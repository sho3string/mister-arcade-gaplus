==> flow/design.v <==
module GAPLUS_STARGEN
(
	input       VCLK,
	input       RESET,
	input       VB,
	input [4:0]	C1,
	input [4:0]	C2,
	input [4:0]	C3,
	output reg [7:0] OUT
);
reg        vbtrig;
reg [11:0] sp1,  sp2,  sp3;
reg        sp1d, sp2d, sp3d;
reg [15:0] sLFSR1 = 16'hACE1, LFSR1;
reg [15:0] sLFSR2 = 16'hACE1, LFSR2;
reg [15:0] sLFSR3 = 16'hACE1, LFSR3;
wire [7:0] oSTAR1 = ( LFSR1[15:8] == 8'h80 ) ? LFSR1[7:0] : 0;
wire [7:0] oSTAR2 = ( LFSR2[15:8] == 8'h90 ) ? LFSR2[7:0] : 0;
wire [7:0] oSTAR3 = ( LFSR3[15:8] == 8'hA0 ) ? LFSR3[7:0] : 0;
function [15:0] LFSR;
input [15:0] in;
input			 dir;
	if ( dir ) LFSR = { in[14:0], ((in[15]^in[4])^in[2])^in[1] };  
	else		  LFSR = { ((in[0]^in[2])^in[3])^in[5],  in[15:1] };  
endfunction
always @ ( posedge VCLK or posedge RESET ) begin
	if ( RESET ) begin
		sLFSR1 <= 16'hACE1;
		sLFSR2 <= 16'hACE1;
		sLFSR3 <= 16'hACE1;
		OUT    <= 0;
		vbtrig <= 0;
	end
	else begin
		if ( VB & (~vbtrig) ) begin
			sp1 <= C1[4] ? (12'd384 * C1[2:0]) : C1[2:0]; sp1d <= C1[3];
			sp2 <= C2[4] ? (12'd384 * C2[2:0]) : C2[2:0]; sp2d <= C2[3];
			sp3 <= C3[4] ? (12'd384 * C3[2:0]) : C3[2:0]; sp3d <= C3[3];
			LFSR1 <= sLFSR1;
			LFSR2 <= sLFSR2;
			LFSR3 <= sLFSR3;
			vbtrig  <= 1;
		end
		else begin
			if ( ~VB ) begin
				OUT   <= ( oSTAR1 ? oSTAR1 : ( oSTAR2 ? oSTAR2 : oSTAR3 ) );
				LFSR1 <= LFSR(LFSR1,0);
				LFSR2 <= LFSR(LFSR2,0);
				LFSR3 <= LFSR(LFSR3,0);
				vbtrig <= 0;
			end
			if ( sp1 ) begin sLFSR1 <= LFSR(sLFSR1,~sp1d); sp1 <= sp1-1; end
			if ( sp2 ) begin sLFSR2 <= LFSR(sLFSR2,~sp2d); sp2 <= sp2-1; end
			if ( sp3 ) begin sLFSR3 <= LFSR(sLFSR3,~sp3d); sp3 <= sp3-1; end
		end
	end
end
endmodule
Reports on GAPLUS_STARGEN
The steps from the RTL of GAPLUS_STARGEN to its reports follow in flow order. Line numbers count from 1 in the design file above. Cell names lack the library's common part. Not given: n/a

Design top: GAPLUS_STARGEN. Clock port: VCLK. Cell library: sky130hd. Corner: tt_025C_1v80.

Word level
Counts by Yosys on the flattened word-level netlist (proc, flatten, opt, wreduce; memories kept). Register bits leave out memories and registers merged into their read ports (data or address). Print and check cells are left out. Cells with the same type and inputs are merged into one.

The entry for bits in registers reads 144. For output and inout bits the number is 8.

For $add $sub $neg the number is 3. The figure for $mul is 3. Equal/unequal tests: 4. For muxes and demuxes the number is 25. The entry for bitwise gates (word level) reads 32. The entry for reduce/logical cells reads 17.

Operators with widths (number): 16-bit two-way mux (9); 12-bit two-way mux (9); 8-bit two-way mux (5); 12-bit by 1-bit subtractor with 12-bit output (second input constant) (3); 12-bit nonzero test (3); 2-bit by 3-bit multiplier with 5-bit output (first input constant) (3); 1-bit XOR (27); 8-bit equality test (second input constant) (3); 2-bit AND reduction (9); 8-bit nonzero test (2); 2-bit nonzero test (3); 1-bit NOT (4); 2-bit by 1-bit != test with 1-bit output (second input constant) (1); 1-bit two-way mux (2); 1-bit bitwise AND (1).

Longest topological paths
Depth = most cells in a row (Yosys ltp): at word level without a register or memory, in the mapped netlist without a sequential cell, where the memories' decode and read muxes count.

For depth in word-level cells the number is 5. The entry for ABC_AREA reads 0. Under gate-level depth with buffers stands 8.

Netlist
The flow's flattened synthesis, as Yosys stat reports it; memories are mapped. The netlist is that of the ABC_AREA named above (0 if unset); the other value can give another one.

For cells in the netlist the number is 713. The figure for synthesis area is 7604.8 um^2. For area of sequential cells the number is 4068.9 um^2. Under mapped flip-flops stands 144.

Cells by type (number): edfxtp_1 (87); dfrtp_1 (33); dfstp_2 (24); nand2_1 (157); xnor2_1 (40); mux2i_1 (29); mux2_2 (21); o21ai_0 (43); nor2_1 (43); mux2_4 (10); a21oi_1 (29); ha_1 (11); nand3_1 (22); xor2_1 (12); clkbuf_1 (27); inv_1 (22); xnor3_1 (3); nor4_1 (10).

Not listed: further types 34, cells in them 90.

Timing after synthesis
OpenSTA on the mapped netlist: ideal clock, no wires. The path of least setup slack (recovery checks aside). Input and output delay are each 20% of the period. Register names are those of the netlist, which keeps one name where synthesis merged equal registers.

Kind: input to register. From: in VB. To: reg LFSR1[0]. Under clock period stands 4.34 ns. For external input delay the number is 0.868 ns. The entry for launch time at the first pin reads 0.868 ns. For arrival the number is 3.658 ns. Data required time: 3.870 ns. The figure for slack is 0.212 ns. For path delay the number is 3.260 ns. The entry for stages reads 3. The figure for period reached after synthesis is 4.128 ns.

"path delay" is the arrival time less input delay plus setup time. "stages" counts driving pins, that of a launching flip-flop among them; a cell with two outputs on the path counts twice. "period reached after synthesis" is the clock period less the worst setup slack; recovery checks do not enter. This is arithmetic on one report: input and output delays are still those of the set period (20% each). Between the ends stands the longest chain of elaborated cells between them, by number of cells; it is not shown to be the way that was timed. Of several equally long chains one is given. Each line given opens the expression or statement behind the cell; cells for indexed reads and writes are added by Yosys, which also makes memories of some case tables. Only ways into the end's enable, where the timed path ends, are counted here.

Cells stage by stage: clkbuf_1 > clkbuf_1 > a21oi_1. The entry for length of the longest elaborated chain reads 3.

Ends and longest elaborated chain, after synthesis: from (decl) (RTL line 5) `input VB,`; 1-bit bitwise AND (RTL line 35) `if ( VB & (~vbtrig) ) begin`; 2-bit by 1-bit != test with 1-bit output; 2-bit AND reduction; to (assign) (RTL line 39) `LFSR1 <= sLFSR1;`; to (assign) (RTL line 47) `LFSR1 <= LFSR(LFSR1,0);`; to (decl) (RTL line 14) `reg [15:0] sLFSR1 = 16'hACE1, LFSR1;`.

Timing after layout
Path of least setup slack in the final report of flow run A (OpenROAD, finished layout, wires in). Where an end is a register, its clock arrival counts in the times.

Kind: input to register. From: in VB. To: reg LFSR3[6]. Under clock period stands 4.81 ns. For external input delay the number is 0.96 ns. The entry for launch time at the first pin reads 0.96 ns. For arrival the number is 3.01 ns. Data required time: 4.96 ns. The figure for slack is 1.95 ns. The entry for stages reads 6.

Between the ends stands the longest chain of elaborated cells between them, by number of cells; it is not shown to be the way that was timed. Of several equally long chains one is given. The path ends at the data pin of a flip-flop with enable; ways to the enable are not counted.

Cells stage by stage: clkdlybuf4s50_1 > buf_4 > nor2b_4 > buf_4 > buf_4 > o21ai_0. The entry for length of the longest elaborated chain reads 2.

Ends and longest elaborated chain, post-layout: from (decl) (RTL line 5) `input VB,`; 16-bit two-way mux (RTL line 45) `if ( ~VB ) begin`; 16-bit two-way mux (RTL line 35) `if ( VB & (~vbtrig) ) begin`; to (assign) (RTL line 41) `LFSR3 <= sLFSR3;`; to (assign) (RTL line 49) `LFSR3 <= LFSR(LFSR3,0);`; to (decl) (RTL line 16) `reg [15:0] sLFSR3 = 16'hACE1, LFSR3;`.

Top module GAPLUS_STARGEN; platform sky130hd; tools Yosys and OpenROAD; 2 stored runs in no particular order. Input and output delays are each 20% of the period that was set; the output load is 0.01 pF.

Flow run A has these settings: period_ns 4.81; SETUP_SLACK_MARGIN 0.66; CAP_MARGIN 20; CORE_MARGIN 2; CORE_UTILIZATION 40; SLEW_MARGIN 20. The utilization after layout comes to 47.0%. The netlist area reported by Yosys reads 7604.8 um^2. The total die area reads 20131.4 um^2. For the setup slack of the worst path the run shows 1.950 ns.

Flow run B has these settings: period_ns 4.91; CORE_UTILIZATION 53; SETUP_SLACK_MARGIN 0.27; PLACE_DENSITY 0.81; TNS_END_PERCENT 50; GPL_ROUTABILITY_DRIVEN 0; MIN_ROUTING_LAYER met1; CAP_MARGIN 20; CORE_MARGIN 2; SLEW_MARGIN 20. The total die area reads 15322.7 um^2. For the setup slack of the worst path the run shows 2.092 ns. The netlist area reported by Yosys reads 7604.8 um^2. The utilization after layout comes to 62.1%.
